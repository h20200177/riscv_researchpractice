==> flow/design.v <==
`timescale 1ns / 1ps
module main_proc(clock,i_m,mem_enable,count,pc_in);
input clock,mem_enable;
wire [31:0]pc_out;
output [3:0]count;
wire [31:0]instr,result;
input i_m;
wire [2:0] mem_alu;
wire [31:0]rd1,rd2,imm_i,imm_s,shmt_i,imm_u,alu_B,imm_b,imm_j;
wire B_INV,CIN;
wire [1:0]m,s,shift,sel;
wire [3:0]alu_op;
wire reg_wr,reg_rd;
wire [31:0]rd;
input [31:0]pc_in;
wire [31:0] final_pc;
wire [1:0]pc1;
wire pc2;
wire [31:0]JLR,data_mem;
wire final_rd;
wire [31:0] out1;
wire [1:0]alu_src;
 main_controller A2(instr,clock,alu_op,pc1,pc2,wr_rd,i_m,reg_wr,reg_rd,mem_alu,alu_src,final_rd);
instr_mem A3(final_pc,clock,mem_enable,instr);
register_file AX(instr,rd,reg_wr,reg_rd,clock,rd1,rd2);
 mux2 M2(clock,alu_src,imm_i,imm_s,shmt_i,rd2, alu_B);
 mux1 M1(final_rd,out1,data_mem,rd);
 data_memory A8 (result,clock,wr_rd,i_m,rd2,data_mem);
mux3 M3( mem_alu,clock, pc_in,imm_u,result, out1);
 alu_control A4(B_INV,shift,sel,CIN,m,s,clock,alu_op);
 ALU A5(rd1,alu_B,CIN,B_INV,clock,s,m,shift,sel,result,comp,JLR,count);   
 imm_gen A6(instr,imm_i,imm_u,imm_s,imm_b,imm_j,shmt_i,clock);
pc_generation A7(pc_in,pc_out,pc1,pc2,JLR,clock);
mux4 M4(result, final_pc, i_m,clock, pc_in);
endmodule
module mux1 (final_rd,out1,data_mem,rd);
input final_rd;
input [31:0]out1, data_mem;
output [31:0]rd;
assign rd = final_rd ? out1 : data_mem;
endmodule
module mux2 (clock,alusrc,imm_i,imm_s,shmt_i,rd2, alu_B);
input [1:0]alusrc;
input [31:0]imm_i,imm_s,shmt_i;
input [31:0]rd2;
output reg [31:0]alu_B;
input clock;
always@(posedge clock)
begin
case (alusrc)
2'd0: alu_B = rd2;
2'd1: alu_B = imm_i;
2'd2: alu_B = imm_s;
2'd3: alu_B = shmt_i;
default:
alu_B = 32'bz;
endcase
end
endmodule
module mux3 ( mem_alu,clock, pc_in,imm_u,result, out1 );
output reg [31:0] out1;
input [2:0]mem_alu;
input [31:0] imm_u,pc_in;
input clock;
wire [31:0]x1,x2;
input [31:0]result;
adder32 A1(1'b0,pc_in,32'd4,x1,carryout); 
adder32 A2(1'b0,pc_in,imm_u,x2,carryout);
always @(posedge clock)
begin
case(mem_alu)
3'd0: out1 = x1;
3'd1: out1 = x2;
3'd2: out1 = imm_u;
3'd3: out1 = result;
default:
out1 = 32'bz;
endcase
end 
endmodule
module mux4 (result, final_pc, i_m,clock, pc_in);
input [31:0] result,pc_in;
output reg [31:0]final_pc;
input i_m;
input clock;
always@(posedge clock)
final_pc = i_m ?  pc_in : result ;
endmodule
`timescale 1ns / 1ps
module pc_generation(pc_in,pc_out,pc1,pc2,JLR,clock);
input [31:0]JLR,pc_in;
input [1:0]pc1;
input pc2;
output reg [31:0]pc_out;
wire [31:0]imm_b,imm_j;
input clock;
wire comp;
wire [31:0]JLR;
wire [31:0] pc_B;
reg [31:0]pc_A;
always@(posedge clock)
begin
case(pc1)
2'd0:
pc_A = 32'd4;
2'd1:  
pc_A = imm_j;
2'd2: 
if(comp)
pc_A = imm_b;
else
pc_A = 32'd4;
2'd3: 
pc_A = 32'h0;
default : pc_A = 32'hz;
endcase
end
adder32 X1(1'b0,pc_in,pc_A,pc_B,carryout); 
always @(posedge clock)
begin
pc_out = pc2 ? JLR:pc_B ;
end
endmodule
module adder32(carryin,x,y,sub_add,carryout);
parameter n = 32;
output [n-1:0]sub_add;
output carryout;
input [n-1:0]x,y;
input carryin;
 wire [n-1:0]temp_sub_add;
 wire [n:0]w;
 genvar i;
 assign w[0] = carryin;
 generate
 for (i=0; i<n; i=i+1 )
 begin: nbit_adder
full_adder1 fa(w[i],x[i],y[i],temp_sub_add[i],w[i+1]);
end
endgenerate
assign carryout = w[n];
assign sub_add = {carryout,temp_sub_add};
endmodule
module full_adder1 (cin,a,b,sum,cout);
output sum,cout;
input a,b,cin;
assign sum = a^b^cin;
assign cout = (a&b)|(b&cin)|(a&cin);
endmodule
**Tool chain data of mux3**

Tool output for the design above, in the order of the flow.
Line numbers count from 1 in the design file above.
Cell names lack the library's common part.
The mark -- stands for no value.

- Top: mux3
- Clock input: clock
- Standard-cell library: sky130hd
- Library corner: tt_025C_1v80

**Elaborated design**

Counts by Yosys on the flattened word-level netlist (proc, flatten, opt, wreduce; memories kept). Register bits leave out memories and registers merged into their read ports (data or address); mux counts leave out enables and synchronous resets folded into registers. Print and check cells are left out. Cells with the same type and inputs are merged into one.

- Bits in registers: 32
- Latch bits: 0
- Bits in writable memories: 0
- ROM bits: 0
- Clocked read ports x word width: 0
- Memories kept: 0
- Input bits: 100
- Output and inout bits: 32
- Elaborated cells: 278

- Add/subtract/negate cells: 0
- $mul: 0
- Divide/modulo/power cells: 0
- $lt $le $gt $ge: 0
- Equal/unequal tests: 3
- Shift operators: 0
- Muxes and demuxes: 1
- Bitwise gates (word level): 272
- Reductions and logical operators: 1

Operators with widths:

| cell | number |
|---|---|
| case mux 32 bit (select 4 bit) | 1 |
| bitwise AND 1 bit | 119 |
| bitwise XOR 1 bit | 92 |
| bitwise OR 1 bit | 60 |
| equality test 3 x 2 -> 1 bit (second input constant) | 2 |
| equality test 3 x 1 -> 1 bit (second input constant) | 1 |
| logical NOT 3 bit | 1 |
| inverter 1 bit | 1 |

**Longest topological paths**

Longest topological path by Yosys (ltp), each cell counted once; first at word level (registers and memories cut), then after technology mapping (sequential cells cut; the memories' decode and read muxes count).

- Depth after elaboration: 93
- ABC_AREA: 0
- Mapped depth: 35
- Gate-level depth less buffers: 35

**Mapped cells and area**

Yosys stat after the flow's synthesis: flattened, memories mapped to cells. It holds for the ABC_AREA given above (unset counts as 0); a run with the other value may have another netlist.
Totals and module areas in this step are rounded.

- Standard cells after synthesis: 277
- Mapped area: 2960 µm²
- Area of sequential cells: 641 µm²
- Flip-flops: 32
- Buffers: 18

Cells by type:

| cell type | number | area in all (µm²) |
|---|---|---|
| dfxtp_1 | 32 | 640.614 |
| fa_1 | 30 | 600.576 |
| ha_1 | 29 | 362.848 |
| mux2i_1 | 29 | 290.278 |
| a22oi_2 | 20 | 250.24 |
| o22a_1 | 28 | 245.235 |
| inv_1 | 63 | 236.477 |
| a22oi_1 | 7 | 52.55 |
| buf_6 | 4 | 45.043 |
| buf_2 | 7 | 35.034 |
| xnor2_1 | 3 | 26.275 |
| o211a_1 | 2 | 20.019 |
| o32a_1 | 2 | 20.019 |
| buf_4 | 2 | 15.014 |
| clkbuf_1 | 4 | 15.014 |
| nor2b_4 | 1 | 13.763 |
| nand2b_1 | 2 | 12.512 |
| o22ai_1 | 2 | 12.512 |

Other cell types: 9; their cells: 10.

**Path before layout**

Source: OpenSTA report_checks on the synthesized netlist (no wires, ideal clock, input and output delay 20% of the period each), path of least setup slack; recovery checks are left aside. Register names are those of the netlist, which keeps one name where synthesis merged equal registers.

- Path type: input to register
- Start point: input imm_u[0]
- End point: register out1[30]
- Clock period: 17000 ps
- Input delay: 3400 ps
- Setup time: 122 ps
- Launch time at the first pin: 3400 ps
- Data arrival time: 15505 ps
- Data required time: 16878 ps
- Setup slack: 1373 ps
- Delay of the path: 12227 ps
- Stages: 35
- Buffers on the path: 0
- Synthesis period reached: 15627 ps

"delay of the path" = arrival - input delay + setup time.
"stages": output pins that drive a net of the path, with the launching flip-flop's if there is one; two outputs of one cell count as two.
"synthesis period reached" is the clock period less the worst setup slack; recovery checks do not enter. This is arithmetic on one report: input and output delays are still those of the set period (20% each).
Between the ends stands the longest chain of elaborated cells between them, by number of cells; it is not shown to be the way that was timed. Of several equally long chains one is given.
A line is the first line of the expression or statement that the cell stems from. Yosys adds cells for indexed reads and writes and turns some case tables into memories.
At most two assigning lines are given for a register; there are more.

- Path through: ha_1 > inv_1 > fa_1 > fa_1 > fa_1 > fa_1 > fa_1 > fa_1 > fa_1 > fa_1 > fa_1 > fa_1 > fa_1 > fa_1 > fa_1 > fa_1 > fa_1 > fa_1 > fa_1 > fa_1 > fa_1 > fa_1 > fa_1 > fa_1 > fa_1 > fa_1 > fa_1 > fa_1 > fa_1 > fa_1 > fa_1 > fa_1 > nand2b_1 > o211a_1 > o32a_1
- Length of the longest elaborated chain: 90
- Elaborated cells between the ends (all ways): 119
- RTL lines with such cells: 3
- Classes of those cells: mux: 1; logic: 118

Ends and longest elaborated chain, after synthesis:

| item | line | source |
|---|---|---|
| from (decl) | 63 | `input [31:0] imm_u,pc_in;` |
| bitwise AND 1 bit (2 in a row) | 147 | `assign cout = (a&b)\|(b&cin)\|(a&cin);` |
| bitwise OR 1 bit (2 in a row) | 147 |  |
| bitwise AND 1 bit | 147 |  |
| bitwise OR 1 bit (2 in a row) | 147 |  |
| bitwise AND 1 bit | 147 |  |
| bitwise OR 1 bit (2 in a row) | 147 |  |
| bitwise AND 1 bit | 147 |  |
| [... 69 more ...] | -- |  |
| bitwise OR 1 bit (2 in a row) | 147 |  |
| bitwise AND 1 bit | 147 |  |
| bitwise OR 1 bit (2 in a row) | 147 |  |
| bitwise AND 1 bit | 147 |  |
| bitwise OR 1 bit (2 in a row) | 147 |  |
| bitwise XOR 1 bit | 146 | `assign sum = a^b^cin;` |
| case mux 32 bit (select 4 bit) | 71 | `case(mem_alu)` |
| to (assign) | 72 | `3'd0: out1 = x1;` |
| to (assign) | 73 | `3'd1: out1 = x2;` |
| to (decl) | 61 | `output reg [31:0] out1;` |

**Worst path after layout**

From the final timing report of run A: the path of least setup slack in the routed layout; clock arrival at registers is part of the times.
The path's times are printed in steps of 10 ps; the period is the one set.

- Path type: input to register
- Start point: input imm_u[0]
- End point: register out1[30]
- Clock period: 8560 ps
- Input delay: 1710 ps
- Setup time: 110 ps
- Launch time at the first pin: 1710 ps
- Data arrival time: 13120 ps
- Data required time: 8740 ps
- Setup slack: -4390 ps
- Stages: 36
- Buffers on the path: 1

Between the ends stands the longest chain of elaborated cells between them, by number of cells; it is not shown to be the way that was timed. Of several equally long chains one is given.
At most two assigning lines are given for a register; there are more.

- Path through: buf_8 > ha_4 > inv_2 > fa_2 > fa_2 > fa_2 > fa_2 > fa_2 > fa_2 > fa_2 > fa_2 > fa_2 > fa_2 > fa_2 > fa_2 > fa_2 > fa_2 > fa_2 > fa_2 > fa_2 > fa_2 > fa_2 > fa_2 > fa_2 > fa_2 > fa_2 > fa_2 > fa_2 > fa_2 > fa_2 > fa_2 > fa_2 > fa_2 > nand2b_1 > o211a_1 > o32a_1
- Length of the longest elaborated chain: 90
- Elaborated cells between the ends (all ways): 119
- RTL lines with such cells: 3
- Classes of those cells: mux: 1; logic: 118

Ends and longest elaborated chain, after layout:

| item | line | source |
|---|---|---|
| from (decl) | 63 | `input [31:0] imm_u,pc_in;` |
| bitwise AND 1 bit (2 in a row) | 147 | `assign cout = (a&b)\|(b&cin)\|(a&cin);` |
| bitwise OR 1 bit (2 in a row) | 147 |  |
| bitwise AND 1 bit | 147 |  |
| bitwise OR 1 bit (2 in a row) | 147 |  |
| bitwise AND 1 bit | 147 |  |
| bitwise OR 1 bit (2 in a row) | 147 |  |
| bitwise AND 1 bit | 147 |  |
| [... 69 more ...] | -- |  |
| bitwise OR 1 bit (2 in a row) | 147 |  |
| bitwise AND 1 bit | 147 |  |
| bitwise OR 1 bit (2 in a row) | 147 |  |
| bitwise AND 1 bit | 147 |  |
| bitwise OR 1 bit (2 in a row) | 147 |  |
| bitwise XOR 1 bit | 146 | `assign sum = a^b^cin;` |
| case mux 32 bit (select 4 bit) | 71 | `case(mem_alu)` |
| to (assign) | 72 | `3'd0: out1 = x1;` |
| to (assign) | 73 | `3'd1: out1 = x2;` |
| to (decl) | 61 | `output reg [31:0] out1;` |

Lab notebook: mux3

Top module mux3; platform sky130hd; tools Yosys and OpenROAD; 2 stored runs in no particular order. Input and output delays are each 20% of the period that was set; the output load is 0.01 pF.
"clock period reached" means the clock period less the worst setup slack. The figure is calculated, with input and output delays left at 20% of the set period.
"critical path time" means the part of the period allowed to the worst setup path (the constraints hold back 20% at inputs and 20% at outputs) less its slack; where the path has registers, the arrival times of their clocks count too.
"critical path time" is given in steps of 10 ps.
Measured values are rounded.

### Run A

==> flow/run.sh <==
#!/bin/bash
# the make line also repeats the synthesis and layout settings of config.mk as NAME=value (left out here)
make -C /OpenROAD-flow-scripts/flow DESIGN_CONFIG=/design/flow/config.mk WORK_HOME=/design/flow/orfs CLKGATE_MAP_FILE= finish
==> flow/config.mk <==
export PLATFORM = sky130hd
export DESIGN_NAME = mux3
export DESIGN_NICKNAME = mux3
export VERILOG_FILES = /design/flow/design.v
export SDC_FILE = /design/flow/constraint.sdc
export NUM_CORES = 4
export LEC_CHECK = 0
export CAP_MARGIN = 20
export CELL_PAD_IN_SITES_GLOBAL_PLACEMENT = 0
export CORE_ASPECT_RATIO = 0.8
export CORE_MARGIN = 2
export CORE_UTILIZATION = 38
export MIN_ROUTING_LAYER = met1
export PLACE_DENSITY_LB_ADDON = 0.22
export SETUP_SLACK_MARGIN = -0.17
export SLEW_MARGIN = 35
export TNS_END_PERCENT = 50
==> flow/constraint.sdc <==
create_clock -name core_clock -period 8.56 [get_ports {clock}]
set_input_delay 1.7120 -clock core_clock [delete_from_list [all_inputs] [get_ports {clock}]]
set_output_delay 1.7120 -clock core_clock [all_outputs]
set_load 0.01 [all_outputs]

Results of run A:
- Post-synthesis cell area: 2960 µm²
- Area of the die: 8530 µm²
- Standard-cell area after layout: 4590 µm²
- Final design utilization: 61.2%
- Lowest setup slack: -4380 ps
- Final setup TNS: -31300 ps
- Worst hold slack: 1680 ps
- Clock period reached: 12945 ps
- Critical path time: 11230 ps
- Worst path kind: input to register

### Run B

==> flow/run.sh <==
#!/bin/bash
# the make line also repeats the synthesis and layout settings of config.mk as NAME=value (left out here)
make -C /OpenROAD-flow-scripts/flow DESIGN_CONFIG=/design/flow/config.mk WORK_HOME=/design/flow/orfs CLKGATE_MAP_FILE= finish
==> flow/config.mk <==
export PLATFORM = sky130hd
export DESIGN_NAME = mux3
export DESIGN_NICKNAME = mux3
export VERILOG_FILES = /design/flow/design.v
export SDC_FILE = /design/flow/constraint.sdc
export NUM_CORES = 4
export LEC_CHECK = 0
export CAP_MARGIN = 20
export CELL_PAD_IN_SITES_GLOBAL_PLACEMENT = 3
export CORE_ASPECT_RATIO = 1.62
export CORE_MARGIN = 2
export CORE_UTILIZATION = 59
export CTS_CLUSTER_DIAMETER = 170
export MAX_ROUTING_LAYER = met5
export MIN_ROUTING_LAYER = met1
export PLACE_DENSITY_LB_ADDON = 0.02
export SETUP_SLACK_MARGIN = 1.18
export SLEW_MARGIN = 35
export TNS_END_PERCENT = 30
==> flow/constraint.sdc <==
create_clock -name core_clock -period 13.9 [get_ports {clock}]
set_input_delay 2.7800 -clock core_clock [delete_from_list [all_inputs] [get_ports {clock}]]
set_output_delay 2.7800 -clock core_clock [all_outputs]
set_load 0.01 [all_outputs]

Outcome of run B: no final report: placement broke off with FLW-0024
